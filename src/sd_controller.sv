==> flow/design.v <==
module sd_controller #(
    parameter int MEMORY_SIZE_IN_BYTES = 64
)  (
    output logic [$clog2(MEMORY_SIZE_IN_BYTES)-1:0] spi_size,
    output logic spi_op,
    output logic [7:0] spi_data_in,
    input logic [$clog2(6)-1:0] spi_address,
    input logic [7:0] spi_data_out,
    output logic spi_start,
    output logic spi_ss,
    input logic spi_done,
    output logic done,
    input logic [45:40] cmd,
    input logic [39:8]  arg,
    input logic [7:1]   crc,
    input logic [$clog2(MEMORY_SIZE_IN_BYTES)-1:0] nresponse,
    input start,
    output logic [7:0] R1,
    input clk,
    input rst_n
);
localparam int CMD_SIZE = 6;
logic [7:0] command_buffer [6];
typedef enum logic [2:0] {
    IDLE  = 3'd0,
    SPISTART = 3'd1,
    WAITWRITE = 3'd2,
    SPIREAD = 3'd3,
    WAITREAD = 3'd4,
    WAIT1 = 3'd5
} state_t;
state_t cs, ns, wait_rs, next_wait_rs, transfer_rs, next_transfer_rs;
logic next_spi_op, next_spi_start, next_spi_ss, next_done;
logic [$clog2(MEMORY_SIZE_IN_BYTES)-1:0] next_spi_size;
logic [7:0] next_R1;
assign spi_data_in = command_buffer[spi_address];
logic [$clog2(8) - 1:0] counter, next_counter;
always_ff @(posedge clk or negedge rst_n) begin
    if (!rst_n) begin
        cs           <= IDLE;
        wait_rs           <= IDLE;
        transfer_rs           <= IDLE;
        spi_size    <= 0;
        spi_op <= 0;
        spi_start <= 0;
        spi_ss <= 1;
        done <= 0;
        R1 <= 255;
        counter <= 0;
    end else begin
        cs           <= ns;
        wait_rs           <= next_wait_rs;
        transfer_rs           <= next_transfer_rs;
        spi_size    <= next_spi_size;
        spi_op <= next_spi_op;
        spi_start <= next_spi_start;
        spi_ss <= next_spi_ss;
        done         <= next_done;
        R1 <= next_R1;
        counter <= next_counter;
    end
end
always_comb begin
    ns = cs;
    next_wait_rs = wait_rs;
    next_transfer_rs = transfer_rs;
    next_spi_size = spi_size;
    next_spi_op = spi_op;
    next_spi_start = spi_start;
    next_spi_ss = spi_ss;
    next_done = 0;
    next_R1 = R1;
    next_counter = counter;
    command_buffer[0] = {2'b01, cmd};
    command_buffer[1] = arg[39:32];
    command_buffer[2] = arg[31:24];
    command_buffer[3] = arg[23:16];
    command_buffer[4] = arg[15:8];
    command_buffer[5] = {crc, 1'b1};
    case(cs)
        IDLE: begin
            next_spi_ss = 1;
            if (start) begin
                next_spi_size = 5;  
                next_spi_op = 1;
                next_spi_ss = 0;
                ns = SPISTART;
                next_transfer_rs = WAITWRITE;
                next_counter = 0;
            end
        end
        SPISTART: begin
            next_spi_start = 1'b1;
            ns = WAIT1;
            next_wait_rs = transfer_rs;
        end
        WAIT1: begin
            ns = wait_rs;
        end
        WAITWRITE: begin
            next_spi_start = 0;
            if (spi_done) begin
                ns = SPIREAD;
            end
        end
        SPIREAD: begin
            next_spi_size = nresponse;
            next_spi_op = 0;
            ns = SPISTART;
            next_transfer_rs = WAITREAD;
        end
        WAITREAD: begin
            next_spi_start = 0;
            if (spi_done) begin
                next_counter = counter + 1;
                next_R1 = spi_data_out;
                if (spi_data_out != 'hFF || counter == 'd7) begin
                    ns = IDLE;
                    next_done = 1'b1;
                end else begin
                    ns = SPIREAD;
                end
            end
        end
        default: ns = IDLE;
    endcase
end
endmodule
### Step by step through the tools: sd_controller

Tool output for the design above, in the order of the flow.
Line numbers count from 1 in the design file above.
The mark -- stands for no value.

| inputs | value |
|---|---|
| top module | sd_controller |
| clock input | clk |
| library | sky130hd |
| corner | tt_025C_1v80 |

### After elaboration

Counts by Yosys on the flattened word-level netlist (proc, flatten, opt, wreduce). Print and check cells are left out. Cells with the same type and inputs are merged into one.

| bit counts | value |
|---|---|
| register bits after elaboration | 30 |
| latch bits | 0 |
| bits in writable memories | 0 |
| bits in read-only memories | 0 |
| word width x clocked read ports | 0 |
| memory cells | 0 |
| bits of input ports | 66 |
| output and inout bits | 26 |
| word-level cells | 57 |

| operators by class | value |
|---|---|
| $add $sub $neg | 1 |
| $mul | 0 |
| div/mod/pow operators | 0 |
| $lt $le $gt $ge | 0 |
| equal/unequal tests | 15 |
| shifts and indexed selects | 0 |
| multiplexer cells | 20 |
| bitwise gates (word level) | 0 |
| reductions and logical operators | 11 |

Operator list:

| operator | number |
|---|---|
| 8-bit case mux with 6-bit select | 1 |
| 3-bit case mux with 6-bit select | 1 |
| 3-bit 2-to-1 mux | 6 |
| 3-bit equality test (second input constant) | 5 |
| 3-bit by 2-bit equality test with 1-bit output (second input constant) | 4 |
| 6-bit case mux with 2-bit select | 1 |
| 3-bit case mux with 2-bit select | 2 |
| 8-bit inequality test (second input constant) | 1 |
| 2-bit inequality test (second input constant) | 3 |
| 2-bit nonzero test | 3 |
| 3-bit by 1-bit equality test with 1-bit output (second input constant) | 2 |
| 3-bit zero test | 2 |
| 3-bit AND reduction | 2 |
| 6-bit 2-to-1 mux | 1 |
| 1-bit 2-to-1 mux | 5 |
| 2-bit AND reduction | 2 |
| 1-bit case mux with 2-bit select | 2 |
| 3-bit by 1-bit adder with 3-bit output (second input constant) | 1 |
| 2-bit OR reduction | 1 |
| 2-bit 2-to-1 mux | 1 |
| 1-bit logical OR | 1 |

### Depth

Yosys ltp: most cells in a row. Word level: on the elaborated netlist, between registers, memories and ports. Mapped: between sequential cells and ports; inverters and the memories' decode and read muxes count.

| depth | value |
|---|---|
| word-level depth | 5 |
| ABC_AREA | 0 |
| gate-level depth with buffers | 6 |
| depth with buffers taken out | 5 |

### Synthesis result

Source: synth_stat.txt of the flow (Yosys; design flattened, memories mapped). It holds for the ABC_AREA given above (unset counts as 0); a run with the other value may have another netlist.
The area totals of this step are shown rounded.

Cell types:

| cell | number | area in all (um^2) |
|---|---|---|
| sky130_fd_sc_hd__dfrtp_1 | 18 | 450.432 |
| sky130_fd_sc_hd__dfstp_2 | 9 | 236.477 |
| sky130_fd_sc_hd__nand2_1 | 39 | 146.39 |
| sky130_fd_sc_hd__mux2_2 | 9 | 101.347 |
| sky130_fd_sc_hd__a21oi_1 | 18 | 90.086 |
| sky130_fd_sc_hd__o21ai_0 | 18 | 90.086 |
| sky130_fd_sc_hd__nor2_1 | 16 | 60.058 |
| sky130_fd_sc_hd__mux2i_1 | 5 | 50.048 |
| sky130_fd_sc_hd__o22ai_1 | 8 | 50.048 |
| sky130_fd_sc_hd__buf_2 | 8 | 40.038 |
| sky130_fd_sc_hd__nor2b_1 | 5 | 31.28 |
| sky130_fd_sc_hd__inv_1 | 8 | 30.029 |
| sky130_fd_sc_hd__a2bb2oi_1 | 3 | 26.275 |
| sky130_fd_sc_hd__o31a_1 | 3 | 26.275 |
| sky130_fd_sc_hd__a31oi_1 | 4 | 25.024 |
| sky130_fd_sc_hd__ha_1 | 2 | 25.024 |
| sky130_fd_sc_hd__nand2b_1 | 4 | 25.024 |
| sky130_fd_sc_hd__buf_6 | 2 | 22.522 |

Other cell types: 23; their cells: 32.

| mapped netlist | value |
|---|---|
| mapped cells | 211 |
| synthesis area | 1760 um^2 |
| area of sequential cells | 687 um^2 |
| flip-flop cells | 27 |
| buffers | 15 |

### Worst setup path after synthesis

Path of least setup slack by OpenSTA after synthesis, without wires, with an ideal clock, recovery checks aside; 20% of the period is set as input and as output delay. Where synthesis merged equal registers, the netlist keeps one of their names.

| timing path post-synthesis | value |
|---|---|
| kind | in2out |
| start | input port spi_address[2] |
| end | output port spi_data_in[5] |
| period | 1990 ps |
| external input delay | 398 ps |
| external output delay | 398 ps |
| launch time at the first pin | 398 ps |
| data arrival time | 1276 ps |
| data required time | 1592 ps |
| setup slack | 316 ps |
| path delay | 878 ps |
| stages on the path | 5 |
| buffers on the path | 2 |
| synthesis period reached | 1674 ps |

"path delay" is the arrival time less input delay plus setup time.
A path that ends at an output port has no setup time.
"stages on the path": output pins that drive a net of the path, with the launching flip-flop's if there is one; two outputs of one cell count as two.
"synthesis period reached" = period - worst setup slack (recovery checks aside). The figure is calculated, with input and output delays left at 20% of the set period.
The rows between start and end are the longest chain of elaborated cells between them; the timing report does not say that the signal goes this way. Where chains are equally long, one stands for them.
A line is the first line of the expression or statement that the cell stems from. Yosys adds cells for indexed reads and writes and turns some case tables into memories.

| between the ends, post-synthesis | value |
|---|---|
| cell sequence | sky130_fd_sc_hd__buf_2 -> sky130_fd_sc_hd__buf_2 -> sky130_fd_sc_hd__nand2_1 -> sky130_fd_sc_hd__o22ai_1 -> sky130_fd_sc_hd__a221oi_1 |
| cells in the longest elaborated chain | 2 |
| elaborated cells on any way between the ends | 7 |
| RTL lines with such cells | 1 |
| those cells by class | eq/ne: 5; mux: 1; reduce/logical: 1 |

Ends and longest elaborated chain, post-synthesis:

| item | line | source |
|---|---|---|
| start: declaration | 7 | `input logic [$clog2(6)-1:0] spi_address,` |
| 3-bit equality test | 36 | `assign spi_data_in = command_buffer[spi_address];` |
| 8-bit case mux with 6-bit select | 36 |  |
| end: declaration | 6 | `output logic [7:0] spi_data_in,` |

### Timing after layout

Path of least setup slack in the final report of run 2 (OpenROAD, finished layout, wires in). Where an end is a register, its clock arrival counts in the times.
The report prints the path's times to 10 ps; the period is as set.

| timing path after layout | value |
|---|---|
| kind | in2out |
| start | input port cmd[40] |
| end | output port spi_data_in[0] |
| period | 1970 ps |
| external input delay | 390 ps |
| external output delay | 390 ps |
| launch time at the first pin | 390 ps |
| data arrival time | 1660 ps |
| data required time | 1580 ps |
| setup slack | -90 ps |
| stages on the path | 4 |
| buffers on the path | 2 |

The rows between start and end are the longest chain of elaborated cells between them; the timing report does not say that the signal goes this way. Where chains are equally long, one stands for them.

| between the ends, after layout | value |
|---|---|
| cell sequence | sky130_fd_sc_hd__clkdlybuf4s50_1 -> sky130_fd_sc_hd__mux4_2 -> sky130_fd_sc_hd__mux2_2 -> sky130_fd_sc_hd__buf_2 |
| cells in the longest elaborated chain | 1 |
| elaborated cells on any way between the ends | 1 |
| RTL lines with such cells | 1 |
| those cells by class | mux: 1 |

Ends and longest elaborated chain, after layout:

| item | line | source |
|---|---|---|
| start: declaration | 13 | `input logic [45:40] cmd,` |
| 8-bit case mux with 6-bit select | 36 | `assign spi_data_in = command_buffer[spi_address];` |
| end: declaration | 6 | `output logic [7:0] spi_data_in,` |

Lab notebook: sd_controller

sd_controller through Yosys and OpenROAD on sky130hd: 2 stored runs, unordered, with their settings and measured results. The constraints put input and output delay at 20% of the set period each and load the outputs with 0.01 pF.
"clock period reached" = clock period - worst setup slack. The figure is calculated, with input and output delays left at 20% of the set period.
"time used up by the worst setup path" means the part of the period allowed to the worst setup path (the constraints hold back 20% at inputs and 20% at outputs) less its slack; where the path has registers, the arrival times of their clocks count too.
By "power" is meant OpenSTA's value without simulated activity: inputs other than the clock are taken to toggle once in ten clock periods, and the tool carries that through the logic.
"time used up by the worst setup path" is known to 10 ps.
Results are given in rounded form.
Settings: n/a = not set for that run.
Among the results, n/a means that no value is shown for the run.

| run name | period_ns | CORE_UTILIZATION | CORE_ASPECT_RATIO | CORE_MARGIN | CELL_PAD_IN_SITES_GLOBAL_PLACEMENT | GPL_TIMING_DRIVEN | CTS_CLUSTER_SIZE | CAP_MARGIN | SLEW_MARGIN | SETUP_SLACK_MARGIN | PLACE_DENSITY_LB_ADDON | TNS_END_PERCENT | ABC_AREA | MAX_ROUTING_LAYER | synthesized cell area (um^2) | area of the die (um^2) | post-route utilization | setup slack of the worst path (ps) | power (W) | clock period reached (ps) | time used up by the worst setup path (ps) | worst path kind |
|---|---|---|---|---|---|---|---|---|---|---|---|---|---|---|---|---|---|---|---|---|---|---|
| run 1 | 0.994 | 72 | 0.71 | 2 | 0 | 0 | 73 | 20 | 20 | n/a | n/a | n/a | n/a | n/a | n/a | n/a | n/a | n/a | n/a | n/a | n/a | n/a |
| run 2 | 1.97 | 15 | 0.9 | 8 | n/a | n/a | n/a | 20 | 20 | -0.14 | 0.1 | 100 | 0 | met5 | 1760 | 15500 | 0.271 | -86 | 0.00295 | 2056 | 1270 | in2out |

Run 1: did not finish, placement stopped with GPL-0301
